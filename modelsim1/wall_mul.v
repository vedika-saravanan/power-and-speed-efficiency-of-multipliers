==> flow/design.v <==
module approx_comp ( input x1, x2, x3,x4, output sum, carry );
  wire w1,w2 ;
    assign
         w1    = x1 & x2 ,                           
         w2    = x3 & x4 ,                           
         sum   = (x1 ^ x2) | (x3 ^ x4) | (w1 & w2) , 
         carry = w1 | w2  ;                          
endmodule
module approx_fa ( input x1, x2, x3, output sum, carry );
  wire w ;
    assign
         w     = x1| x2 ,  
         sum   = w ^ x3 ,  
         carry = w & x3 ;  
endmodule
module approx_ha ( input x1, x2, output sum, carry );
  assign
      sum   = x1 | x2 ,  
      carry = x1 & x2 ;  
endmodule
module or_gate ( input x1, x2, output out );
  assign
      out   = x1 | x2 ; 
endmodule
module or_gate_3 ( input x1, x2, x3, output  out );
  assign
      out   = x1 | x2 | x3 ; 
endmodule
module or_gate_4 ( input x1, x2,x3, x4, output out );
  assign
      out   = x1 | x2 | x3 | x4 ; 
endmodule
module wall_adder ( 
                    input clk,rst,
                    input [14:0] pp0 ,
                    input [12:0] pp1 ,
                    input [10:0] pp2 ,
                    input [8:0]  pp3 ,
                    input [6:0]  pp4 ,
                    input [4:0]  pp5 ,
                    input [2:0]  pp6 ,
                    input        pp7 ,
                    output reg [15:0] product
                 );
    wire [12:4] s,c ;	
    wire [13:2]x ;
	  wire [14:3]y ;
	  wire [11:3] g ;
	  wire [12:0]tc ;
	  wire [15:0] t_product ;
	or_gate or_1   (                       
                   .x1  (pp2[1]),
				           .x2  (pp3[0]),
				           .out (g  [3])  
				         );
	approx_ha ha_1 (                       
	                 .x1   (pp0[4] ),
				           .x2   (pp1[3] ),
				           .sum  (  s[4] ),
                   .carry(  c[4] )
	               );
	or_gate or_2   (                       
                   .x1 (pp3[1]),
				           .x2 (pp4[0]),
				           .out(  g[4])  
				         );
  approx_fa fa_1 (                      
	                 .x1   (pp0[5]),
				           .x2   (pp1[4]),
					         .x3   (pp2[3]),
				           .sum  (  s[5]),
                   .carry(  c[5])
	               );
  or_gate_3 or_3 (                      
                   .x1 (pp3[2]),
	                 .x2 (pp4[1]),
					         .x3 (pp5[0]),
                   .out(  g[5])  
                 );
	approx_comp ap_cm1 ( 
						          .x1   (pp0[6]),
                    	 .x2   (pp1[5]),
	                    .x3   (pp2[4]),
	                    .x4   (pp3[3]),
                      .sum  (  s[6]),
						          .carry(  c[6])
                     );
	or_gate_3 or_4     (                 
                       .x1 (pp4[2]),
	                     .x2 (pp5[1]),
					             .x3 (pp6[0]),
                       .out(  g[6])  
                       );					
	approx_comp ap_cm2 ( 
						           .x1   (pp0[7]),
                     	 .x2   (pp1[6]),
	                     .x3   (pp2[5]),
	                     .x4   (pp3[4]),
                       .sum  (  s[7]),
						           .carry(  c[7])
                       );
	or_gate_4 or_5     (                   
                       .x1 (pp4[3]),
	                     .x2 (pp5[2]),
					             .x3 (pp6[1]),
					             .x4 (pp7),
                       .out(  g[7])  
                       );
	approx_comp ap_cm3 ( 
						          .x1 (pp0[8]),
                    	 .x2 (pp1[7]),
	                    .x3 (pp2[6]),
	                    .x4 (pp3[5]),
                      .sum(  s[8]),
						          .carry(c[8])
                        );
	or_gate_3 or_6    (                 
                      .x1 (pp4[4]),
	                    .x2 (pp5[3]),
					            .x3 (pp6[2]),
                      .out(  g[8])  
                    );
    approx_fa fa_2 (                    
	                   .x1   (pp0[9]),
				             .x2   (pp1[8]),
					           .x3   (pp2[7]),
				             .sum  (  s[9]),
                     .carry(  c[9])
	                 );
    or_gate_3 or_7 (                      
                     .x1 (pp3[6]),
	                   .x2 (pp4[5]),
					           .x3 (pp5[4]),
                     .out(  g[9])  
                   );
    approx_fa fa_3 (                     
	                   .x1   (pp0[10]),
				             .x2   (pp1[9] ),
					           .x3   (pp2[8] ),
				             .sum  ( s[10] ),
                     .carry( c[10] )
	                 );
    or_gate   or_8 (                      
                     .x1 (pp3[7]),
	                   .x2 (pp4[6]),
					           .out( g[10])  
                   );	
	approx_ha ha_2   (                      
	                   .x1   (pp0[11]),
				             .x2   (pp1[10]),
				             .sum  (  s[11]),
                     .carry(  c[11])
	                 );
	or_gate or_9   (                       
                   .x1 (pp2[9]),
				           .x2 (pp3[8]),
				           .out(g[11] )  
				         );	
	approx_ha ha_3 (                        
	                 .x1   (pp0[12]),
				           .x2   (pp1[11]),
				           .sum  (  s[12]),
                   .carry(  c[12])
	               );	
	approx_ha ha_4 (                       
	                 .x1   ( pp0[2])  ,
				           .x2   ( pp1[1])  ,
				           .sum  (   x[2])  ,
                   .carry(   y[3])
	               );		   
	approx_fa fa_4 (                           
	                 .x1   ( pp0[3])  ,
				           .x2   ( pp1[2])  ,
					         .x3   (   g[3])  ,
				           .sum  (   x[3])  ,
                   .carry(   y[4])
	               );
	approx_fa fa_5 (                           
	                 .x1   (   s[4])  ,
				           .x2   ( pp2[2])  ,
					         .x3   (   g[4])  ,
				           .sum  (   x[4])  ,
                   .carry(   y[5])
	               );
	approx_fa fa_6 (                           
	                 .x1   (   s[5])  ,
				           .x2   (   g[5])  ,
					         .x3   (   c[4])  ,
				           .sum  (   x[5])  ,
                   .carry(   y[6])
	               );          
	approx_fa fa_7 (                           
	                 .x1   (   s[6])  ,
				           .x2   (   g[6])  ,
				         	 .x3   (   c[5])  ,
				           .sum  (   x[6])  ,
                   .carry(   y[7])
	               );
	approx_fa fa_8 (                           
	                 .x1   (   s[7])  ,
				           .x2   (   g[7])  ,
					         .x3   (   c[6])  ,
				           .sum  (   x[7])  ,
                   .carry(   y[8])
	               );
	approx_fa fa_9 (                           
	                 .x1   (   s[8])  ,
				           .x2   (   g[8])  ,
					         .x3   (   c[7])  ,
				           .sum  (   x[8])  ,
                   .carry(   y[9])
	                );
	approx_fa fa_10 (                         
	                 .x1   (   s[9]  )  ,
				           .x2   (   g[9]  )  ,
					         .x3   (   c[8]  )  ,
				           .sum  (   x[9]  )  ,
                   .carry(   y[10] )
	                );
	approx_fa fa_11 (                        
	                 .x1   (   s[10] ),
				           .x2   (   g[10] ),
					         .x3   (   c[ 9] ),
				           .sum  (   x[10] ),
                   .carry(   y[11] )
	                );       
	approx_fa fa_12 (                         
	                 .x1   (   s[11] ),
				           .x2   (   g[11] ),
					         .x3   (   c[10] ),
				           .sum  (   x[11] ),
                   .carry(   y[12] )
	                );       
	approx_fa fa_13 (                          
	                 .x1   (   s[12] ),
				           .x2   ( pp2[10] ),
					         .x3   (   c[11] ),
				           .sum  (   x[12] ),
                   .carry(   y[13] )
	                );       
	approx_fa fa_14 (                          
	                 .x1   ( pp0[13] ),
				           .x2   ( pp1[12] ),
					         .x3   (   c[12] ),
				           .sum  (   x[13] ),
                   .carry(   y[14] )
	                );       
    assign t_product[0] = pp0[0]  ;
	approx_ha ha_5  (                          
	                 .x1   (   	 pp0 [ 1] ),
				           .x2   (      pp1[ 0] ),
					         .sum  (  t_product[ 1] ),
                   .carry(   	  tc [ 0] )
	                );                    
    approx_fa fa_15 (                       
	                   .x1   (      x  [ 2] ),
				             .x2   (   	 pp2 [ 0] ),
				             .x3   (      tc [ 0] ),
					           .sum  (  t_product[ 2] ),
                     .carry(       tc[ 1] )
	                );                    
    approx_fa fa_16 (                           
	                   .x1   (        x[ 3] ),
				             .x2   (        y[ 3] ),
				             .x3   (   	  tc [ 1] ),
					           .sum  (  t_product[ 3] ),
                     .carry(       tc[ 2] )
	                );                   
    approx_fa fa_17 (                         
	                   .x1   (       x[ 4] ),
				             .x2   (       y[ 4] ),
				             .x3   ( 	    tc[ 2] ),
					           .sum  ( t_product[ 4] ),
                     .carry(      tc[ 3] )
	                );                   
    approx_fa fa_18 (                          
	                   .x1   (       x[ 5] ),
				             .x2   (       y[ 5] ),
				             .x3   ( 	    tc[ 3] ),
				           	 .sum  ( t_product[ 5] ),
                     .carry(      tc[ 4] )
	                );                   
    approx_fa fa_19 (                            
	                   .x1   (       x[ 6] ),
				             .x2   (       y[ 6] ),
				             .x3   (   	  tc[ 4] ),
					           .sum  ( t_product[ 6] ),
                     .carry(      tc[ 5] )
	                );                   
    approx_fa fa_20 (                            
	                   .x1   (       x[ 7] ),
				             .x2   (       y[ 7] ),
				             .x3   ( 	    tc[ 5] ),
					           .sum  ( t_product[ 7] ),
                     .carry(      tc[ 6] )
	                );                   
    approx_fa fa_21 (                            
	                   .x1   (       x[ 8] ),
				             .x2   (       y[ 8] ),
				             .x3   ( 	    tc[ 6] ),
					           .sum  ( t_product[ 8] ),
                     .carry(      tc[ 7] )
	                );                   
    approx_fa fa_22 (                            
	                   .x1   (       x[ 9] ),
				             .x2   (       y[ 9] ),
				             .x3   ( 	    tc[ 7] ),
					           .sum  ( t_product[ 9] ),
                     .carry(      tc[ 8] )
	                );                   
    approx_fa fa_23 (                            
	                   .x1   (       x[10] ),
				             .x2   (       y[10] ),
				             .x3   ( 	    tc[ 8] ),
					           .sum  ( t_product[10] ),
                     .carry(      tc[ 9] )
	                );                   
    approx_fa fa_24 (                            
	                   .x1   (       x[11] ),
				             .x2   (       y[11] ),
				             .x3   ( 	    tc[ 9] ),
					           .sum  ( t_product[11] ),
                     .carry(      tc[10] )
	                );                   
    approx_fa fa_25 (                            
	                   .x1   (       x[12] ),
				             .x2   (       y[12] ),
				             .x3   ( 	    tc[10] ),
					           .sum  ( t_product[12] ),
                     .carry(      tc[11] )
	                );                   
    approx_fa fa_26 (                            
	                   .x1   (       x[13] ),
				             .x2   (       y[13] ),
				             .x3   ( 	    tc[11] ),
					           .sum  ( t_product[13] ),
                     .carry(      tc[12] )
	                );                   
    approx_fa fa_27 (                            
	                   .x1   (     pp0[14] ),
				             .x2   (       y[14] ),
				             .x3   ( 	    tc[12] ),
					           .sum  ( t_product[14] ),
                     .carry( t_product[15] )
	                );
	  always @ (posedge clk or posedge rst)
	   begin
	    if(rst)
	       product = 16'b0 ;
	    else
	       product = t_product ;
	   end
endmodule
==> Step by step through the tools: wall_adder <==
Tool output for the design above, in the order of the flow.
Lines are those of the file above, counted from 1.
Operators: Yosys type, input widths -> output width; for muxes data width and select width s.
{ "design": {"top": "wall_adder", "clock_port": "clk", "lib": "sky130hd", "lib_corner": "tt_025C_1v80"} }

==> Word level <==
Counts by Yosys on the flattened word-level netlist (proc, flatten, opt, wreduce; memories kept). Register bits leave out memories and registers merged into their read ports (data or address); mux counts leave out enables and synchronous resets folded into registers. Print and check cells are left out. Cells with the same type and inputs are merged into one.
{ "bits": {"wordCells": 131, "reg_bits": 16} }
{ "op_classes": {"n_logic": 130} }
{ "ops": {"columns": ["cell", "n"], "rows": [
  ["$or 1x1->1", 56],
  ["$and 1x1->1", 41],
  ["$xor 1x1->1", 33]
]} }

==> Depth <==
Longest topological path by Yosys (ltp), each cell counted once; first at word level (registers and memories cut), then after technology mapping (sequential cells cut; the memories' decode and read muxes count).
{ "depth": {"word_depth": 15, "abc_area": 0, "depth_mapped": 15, "mapped_depth_nobuf": 15} }

==> Synthesis result <==
Yosys stat after the flow's synthesis: flattened, memories mapped to cells. It holds for the ABC_AREA given above (unset counts as 0); a run with the other value may have another netlist.
{ "synth_totals": {"synth_area_um2": 1083.5, "ff_cells": 16, "buffers": 0, "cells": 93} }
{ "types": {"columns": ["cell", "n"], "rows": [
  ["sky130_fd_sc_hd__ha_1", 33],
  ["sky130_fd_sc_hd__dfrtp_1", 16],
  ["sky130_fd_sc_hd__or2_2", 22],
  ["sky130_fd_sc_hd__or3_1", 4],
  ["sky130_fd_sc_hd__or4_1", 3],
  ["sky130_fd_sc_hd__and2_1", 3],
  ["sky130_fd_sc_hd__nor4_1", 3],
  ["sky130_fd_sc_hd__nand2_1", 3],
  ["sky130_fd_sc_hd__a21oi_1", 2],
  ["sky130_fd_sc_hd__a211oi_1", 1],
  ["sky130_fd_sc_hd__a21o_1", 1],
  ["sky130_fd_sc_hd__and2_2", 1],
  ["sky130_fd_sc_hd__inv_1", 1]
]} }
By module: a second synthesis without flattening, with its own total; a netlist apart from the flattened one above.
{ "hier_totals": {"cells_unflattened": 102, "hier_area_um2": 1157.4} }
Each row is one instance without its submodules.
{ "by_module": {"columns": ["mod", "mod_area_um2", "n_cells", "n_inst"], "rows": [
  ["approx_fa", 18.8, 2, 27],
  ["wall_adder", 404.1, 17, 1],
  ["approx_comp", 40.0, 4, 3],
  ["approx_ha", 13.8, 2, 5],
  ["or_gate", 6.3, 1, 4],
  ["or_gate_3", 6.3, 1, 4],
  ["or_gate_4", 7.5, 1, 1]
]} }

==> Timing after synthesis <==
Path of least setup slack by OpenSTA after synthesis, without wires, with an ideal clock, recovery checks aside; 20% of the period is set as input and as output delay. Where synthesis merged equal registers, the netlist keeps one of their names.
{ "synth_path": {"kind": "input port to flip-flop", "startpoint": "in pp1[4]", "endpoint": "reg (no name shown)", "input_delay_ps": 1196, "stages": 15, "clock_period_ps": 5980, "arrival_ps": 4611, "delay_ps": 3541, "slack_ps": 1243, "setup_time_ps": 126, "synth_period_reached_ps": 4737} }
"delay_ps" = arrival - input delay + setup time.
"stages" counts driving pins, that of a launching flip-flop among them; a cell with two outputs on the path counts twice.
"synth_period_reached_ps" is the clock period less the worst setup slack; recovery checks do not enter. This is arithmetic on one report: input and output delays are still those of the set period (20% each).
Between the ends stands the longest chain of elaborated cells between them, by number of cells; it is not shown to be the way that was timed. Of several equally long chains one is given.
A line is the first line of the expression or statement that the cell stems from. Yosys adds cells for indexed reads and writes and turns some case tables into memories.
{ "synth_between": {"cell_sequence": "sky130_fd_sc_hd__or2_2 > sky130_fd_sc_hd__ha_1 > sky130_fd_sc_hd__or4_1 > sky130_fd_sc_hd__ha_1 > sky130_fd_sc_hd__or2_2 > sky130_fd_sc_hd__ha_1 > sky130_fd_sc_hd__ha_1 > sky130_fd_sc_hd__ha_1 > sky130_fd_sc_hd__ha_1 > sky130_fd_sc_hd__ha_1 > sky130_fd_sc_hd__ha_1 > sky130_fd_sc_hd__ha_1 > sky130_fd_sc_hd__ha_1 > sky130_fd_sc_hd__ha_1 > sky130_fd_sc_hd__ha_1", "elab_chain_cells": 15, "cone_cells": 21} }
{ "synth_lines": {"columns": ["item", "line", "text"], "rows": [
  ["start, declared", 36, "input [12:0] pp1 ,"],
  ["$or 1x1->1", 12, "w     = x1| x2 ,"],
  ["$xor 1x1->1", 13, "sum   = w ^ x3 ,"],
  ["$or 1x1->1", 12, null],
  ["$xor 1x1->1", 13, null],
  ["$or 1x1->1", 12, null],
  ["$and 1x1->1 (9 in a row)", 14, "carry = w & x3 ;"],
  ["$xor 1x1->1", 13, null],
  ["end, assigned", 349, null],
  ["end, assigned", 351, null],
  ["end, declared", 43, null]
]} }

==> Worst path after layout <==
From the final timing report of entry A: the path of least setup slack in the routed layout; clock arrival at registers is part of the times.
The path's times are printed in steps of 10 ps; the period is the one set.
{ "layout_path": {"kind": "input port to flip-flop", "startpoint": "in pp0[5]", "endpoint": "reg (no name shown)", "arrival_ps": 3720, "stages": 16, "input_delay_ps": 690, "slack_ps": -110, "setup_time_ps": 100, "clock_period_ps": 3470} }
Between the ends stands the longest chain of elaborated cells between them, by number of cells; it is not shown to be the way that was timed. Of several equally long chains one is given.
{ "layout_between": {"cell_sequence": "sky130_fd_sc_hd__buf_6 > sky130_fd_sc_hd__or2_4 > sky130_fd_sc_hd__ha_4 > sky130_fd_sc_hd__or4_4 > sky130_fd_sc_hd__ha_4 > sky130_fd_sc_hd__or2_4 > sky130_fd_sc_hd__ha_4 > sky130_fd_sc_hd__ha_4 > sky130_fd_sc_hd__ha_4 > sky130_fd_sc_hd__ha_4 > sky130_fd_sc_hd__ha_4 > sky130_fd_sc_hd__ha_4 > sky130_fd_sc_hd__ha_4 > sky130_fd_sc_hd__ha_4 > sky130_fd_sc_hd__ha_4 > sky130_fd_sc_hd__ha_4", "elab_chain_cells": 15, "cone_cells": 21} }
{ "layout_lines": {"columns": ["item", "line", "text"], "rows": [
  ["start, declared", 35, "input [14:0] pp0 ,"],
  ["$or 1x1->1", 12, "w     = x1| x2 ,"],
  ["$xor 1x1->1", 13, "sum   = w ^ x3 ,"],
  ["$or 1x1->1", 12, null],
  ["$xor 1x1->1", 13, null],
  ["$or 1x1->1", 12, null],
  ["$and 1x1->1 (9 in a row)", 14, "carry = w & x3 ;"],
  ["$xor 1x1->1", 13, null],
  ["end, assigned", 349, null],
  ["end, assigned", 351, null],
  ["end, declared", 43, null]
]} }

Settings and measured results of 2 stored flow runs for module wall_adder (sky130hd), not sorted in any way. The constraints put input and output delay at 20% of the set period each and load the outputs with 0.01 pF.
"worst_path_time_ps" is the time allowed to the run's worst setup path (the clock period less input and output delay, where it has them) less its slack. Clock arrival times count: a late capture clock shortens it, a late launch clock lengthens it.
By "design_power_uw" is meant OpenSTA's value without simulated activity: inputs other than the clock are taken to toggle once in ten clock periods, and the tool carries that through the logic.
"worst_path_time_ps" is given in steps of 10 ps.
[
  {
    "run": "entry A",
    "settings": { "period_ns": 3.47, "CORE_UTILIZATION": 18, "SETUP_SLACK_MARGIN": 0.88, "PLACE_DENSITY_LB_ADDON": 0.24, "CORE_MARGIN": 10, "GPL_TIMING_DRIVEN": 0, "GPL_ROUTABILITY_DRIVEN": 0, "CTS_CLUSTER_SIZE": 60, "MIN_ROUTING_LAYER": "met1", "CAP_MARGIN": 20, "SLEW_MARGIN": 20 },
    "results": { "final_util_frac": 0.387, "synth_chip_area_um2": 1083.5, "die_um2": 9522.8, "worst_path_time_ps": 2890, "critical_path_type": "input port to flip-flop", "final_setup_tns_ps": -168, "design_power_uw": 583.8, "final_cell_area_um2": 2278.4, "ws_setup_ps": -113 }
  },
  {
    "run": "entry B",
    "settings": { "period_ns": 4.52, "CORE_UTILIZATION": 46, "CORE_ASPECT_RATIO": 0.66, "CORE_MARGIN": 6, "CELL_PAD_IN_SITES_DETAIL_PLACEMENT": 0, "TNS_END_PERCENT": 15, "GPL_ROUTABILITY_DRIVEN": 0, "CTS_CLUSTER_SIZE": 75, "MAX_ROUTING_LAYER": "met4", "CAP_MARGIN": 20, "SLEW_MARGIN": 20 },
    "outcome": "no final report: placement broke off with GPL-0301"
  }
]
