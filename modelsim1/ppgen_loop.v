==> flow/design.v <==
module ppgen_loop( 
                   input             clk,rst,
                   input       [7:0] A,B,
                   output reg [14:0] pp0, 
                   output reg [12:0] pp1,
                   output reg [10:0] pp2, 
                   output reg [8:0]  pp3,
                   output reg [6:0]  pp4,
                   output reg [4:0]  pp5,
                   output reg [2:0]  pp6,
                   output reg        pp7);
wire [7:0]  p0, p1, p2, p3, p4, p5, p6, p7;
 wire [7:0] AB [0:7];
   genvar i,j;
     generate
      for(j=0; j<8; j=j+1)
        begin : ab_bit
          for(i=0; i<8; i=i+1)
            begin : ab_row
              assign AB[i][j] = A[i] & B[j];
            end
        end 
     endgenerate
     assign p0 = AB[0][7:0] ;
     assign p1 = AB[1][7:0] ;
     assign p2 = AB[2][7:0] ;
     assign p3 = AB[3][7:0] ;
     assign p4 = AB[4][7:0] ;
     assign p5 = AB[5][7:0] ;
     assign p6 = AB[6][7:0] ;
     assign p7 = AB[7][7:0] ;
  always@( posedge clk or posedge rst)
   begin  
     if (rst==1'b1)
      begin
        pp0 = 15'b0 ;
        pp1 = 13'b0 ;
        pp2 = 11'b0 ;
        pp3 = 9'b0 ;
        pp4 = 7'b0 ;
        pp5 = 5'b0 ;
        pp6 = 3'b0 ;
        pp7 = 1'b0 ;
      end
   else
      begin
       pp0 = {p7[7] , p6[7] , p5[7] , p4[7] , p3[7] , p2[7] , p1[7] , p0[7] , p0[6] , p0[5] , p0[4] , p0[3] , p0[2] , p0[1] , p0[0]};
       pp1 =        { p7[6] , p6[6] , p5[6] , p4[6] , p3[6] , p2[6] , p1[6] , p1[5] , p1[4] , p1[3] , p1[2] , p1[1] , p1[0] };
       pp2 =                { p7[5] , p6[5] , p5[5] , p4[5] , p3[5] , p2[5] , p2[4] , p2[3] , p2[2] , p2[1] , p2[0] };
       pp3 =                        { p7[4] , p6[4] , p5[4] , p4[4] , p3[4] , p3[3] , p3[2] , p3[1] , p3[0] };
       pp4 =                                { p7[3] , p6[3] , p5[3] , p4[3] , p4[2] , p4[1] , p4[0] };
       pp5 =                                        { p7[2] , p6[2] , p5[2] , p5[1] , p5[0] };
       pp6 =                                                { p7[1] , p6[1] , p6[0] }; 
       pp7 =                                                          p7[0];
     end
  end  
endmodule
* Reports on ppgen_loop
The steps from the RTL of ppgen_loop to its reports follow in flow order.
Lines are those of the file above, counted from 1.
Cell names lack the library's common part.
Not given: -
- Design top :: ppgen_loop
- Clock port :: clk
- Library :: sky130hd
- Library corner :: tt_025C_1v80

* After elaboration
Source: Yosys, flattened and elaborated, memories not mapped. Widths are those after wreduce; folded enables and synchronous resets count as part of the registers. Registers that Yosys merges into a memory's read port (data or address) are not register bits. Print and check cells do not count. Equal cells are merged and count once.
- Reductions and logical operators :: 0
- Equality and inequality tests :: 0
- Multipliers :: 0
- $add $sub $neg :: 0
- Bitwise gates (word level) :: 64
- Shift-type cells :: 0
- Divide/modulo/power cells :: 0
- Order comparisons :: 0
- Mux-type cells :: 0
** Operator list (count)
- bitwise AND 1 bit :: 64
- ROM bits :: 0
- RAM bits :: 0
- Output and inout port bits :: 64
- Elaborated cells :: 72
- Flip-flop bits (word level) :: 64
- Clocked read ports x word width :: 0
- Memories kept :: 0
- Bits of input ports :: 18
- Latch bits :: 0

* Longest topological paths
Depth = most cells in a row (Yosys ltp): at word level without a register or memory, in the mapped netlist without a sequential cell, where the memories' decode and read muxes count.
- Word-level depth :: 1
- ABC_AREA :: 0
- Gate-level depth with buffers :: 1
- Mapped depth without buffers :: 1

* After synthesis
Source: synth_stat.txt of the flow (Yosys; design flattened, memories mapped). It holds for the ABC_AREA given above (unset counts as 0); a run with the other value may have another netlist.
- Chip area (Yosys) :: 0.0020057 mm²
- Flip-flops :: 64
- Cells in the netlist :: 129
** Cell types
- dfrtp_1 :: count 64, area in all 1.6E+03 µm²
- and2_1 :: count 64, area in all 400.384 µm²
- inv_1 :: count 1, area in all 3.754 µm²

* Path before layout
Path of least setup slack by OpenSTA after synthesis, without wires, with an ideal clock, recovery checks aside; 20% of the period is set as input and as output delay. Where synthesis merged equal registers, the netlist keeps one of their names.
- Kind :: reg-to-output
- From :: reg pp0[0]
- To :: out pp0[0]
- Slack :: 0.127 ns
- Path delay :: 0.376 ns
- Driving pins on the path :: 1
- Period :: 0.628 ns
- Data arrival time :: 0.376 ns
- Launch time at the first pin :: 0.000 ns
- Required time :: 0.502 ns
- Synthesis period reached :: 0.501 ns
"path delay" = arrival - input delay + setup time.
A path that ends at an output port has no setup time.
"driving pins on the path": output pins that drive a net of the path, with the launching flip-flop's if there is one; two outputs of one cell count as two.
"synthesis period reached" = period - worst setup slack (recovery checks aside). The figure is calculated, with input and output delays left at 20% of the set period.
- Cell sequence :: dfrtp_1
- Cells in the longest elaborated chain :: 0
** RTL lines, path after synthesis
- start, declared :: line 4 : output reg [14:0] pp0,
- start, assigned :: line 36 : pp0 = 15'b0 ;
- start, assigned :: line 47 : pp0 = {p7[7] , p6[7] , p5[7] , p4[7] , p3[7] , p2[7] , p1[7] , p0[7] , p0[6] , p0[5] , p0[4] , p0[3] , p0[2] , ...
- end, declared :: line 4

* Timing after layout
Path of least setup slack in the final report of stored run 1 (OpenROAD, finished layout, wires in). Where an end is a register, its clock arrival counts in the times.
- Kind :: reg-to-output
- From :: reg pp2[7]
- To :: out pp2[7]
- Slack :: -0.39 ns
- Data arrival time :: 0.86 ns
- Period :: 0.577 ns
- Launch time at the first pin :: 0.32 ns
- Required time :: 0.46 ns
- Driving pins on the path :: 2
- Cell sequence :: dfrtp_1 buf_2
- Cells in the longest elaborated chain :: 0
** RTL lines, path after layout
- start, declared :: line 6 : output reg [10:0] pp2,
- start, assigned :: line 38 : pp2 = 11'b0 ;
- start, assigned :: line 49 : pp2 =                { p7[5] , p6[5] , p5[5] , p4[5] , p3[5] , p2[5] , p2[4] , p2[3] , p2[2] , p2[1] , p2[0] } ...
- end, declared :: line 6

# Flow runs of ppgen_loop

Measured data: module ppgen_loop, platform sky130hd, 2 stored runs of the flow under differing settings, order arbitrary. Input and output delays are each 20% of the period that was set; the output load is 0.01 pF.
"achieved clock period" = clock period - worst setup slack. The figure is calculated, with input and output delays left at 20% of the set period.
"allowed time less slack (worst setup path)": the worst setup path's part of the clock period (all of it between registers, 20% less for each end at a port) less its slack. A launch clock that arrives late makes it longer, a capture clock that arrives late makes it shorter.
"power": no workload was simulated; the value follows from the tool's default switching activity.

** Stored run 1
- Settings :: period_ns=0.577; CORE_UTILIZATION=22; CELL_PAD_IN_SITES_GLOBAL_PLACEMENT=0; MIN_ROUTING_LAYER=met1; CAP_MARGIN=20; CORE_MARGIN=2; SLEW_MARGIN=20
- Die area :: 0.0098963 mm²
- Setup slack of the worst path :: -0.393 ns
- Utilization after routing :: 33.3 %
- Power :: 9.124 mW
- Post-synthesis cell area :: 0.0020057 mm²
- Summed negative setup slack :: -22.733 ns
- Standard-cell area after routing :: 0.0029203 mm²
- Achieved clock period :: 0.970 ns
- Allowed time less slack (worst setup path) :: 0.86 ns
- Worst setup path kind :: reg-to-output

** Stored run 2
- Settings :: period_ns=0.503; CAP_MARGIN=20; CORE_MARGIN=2; CORE_UTILIZATION=40; SLEW_MARGIN=20
- Summed negative setup slack :: -27.518 ns
- Allowed time less slack (worst setup path) :: 0.87 ns
- Worst setup path kind :: reg-to-output
- Power :: 10.871 mW
- Die area :: 0.0055965 mm²
- Achieved clock period :: 0.968 ns
- Utilization after routing :: 60.4 %
- Setup slack of the worst path :: -0.465 ns
- Post-synthesis cell area :: 0.0020057 mm²
- Standard-cell area after routing :: 0.0028915 mm²
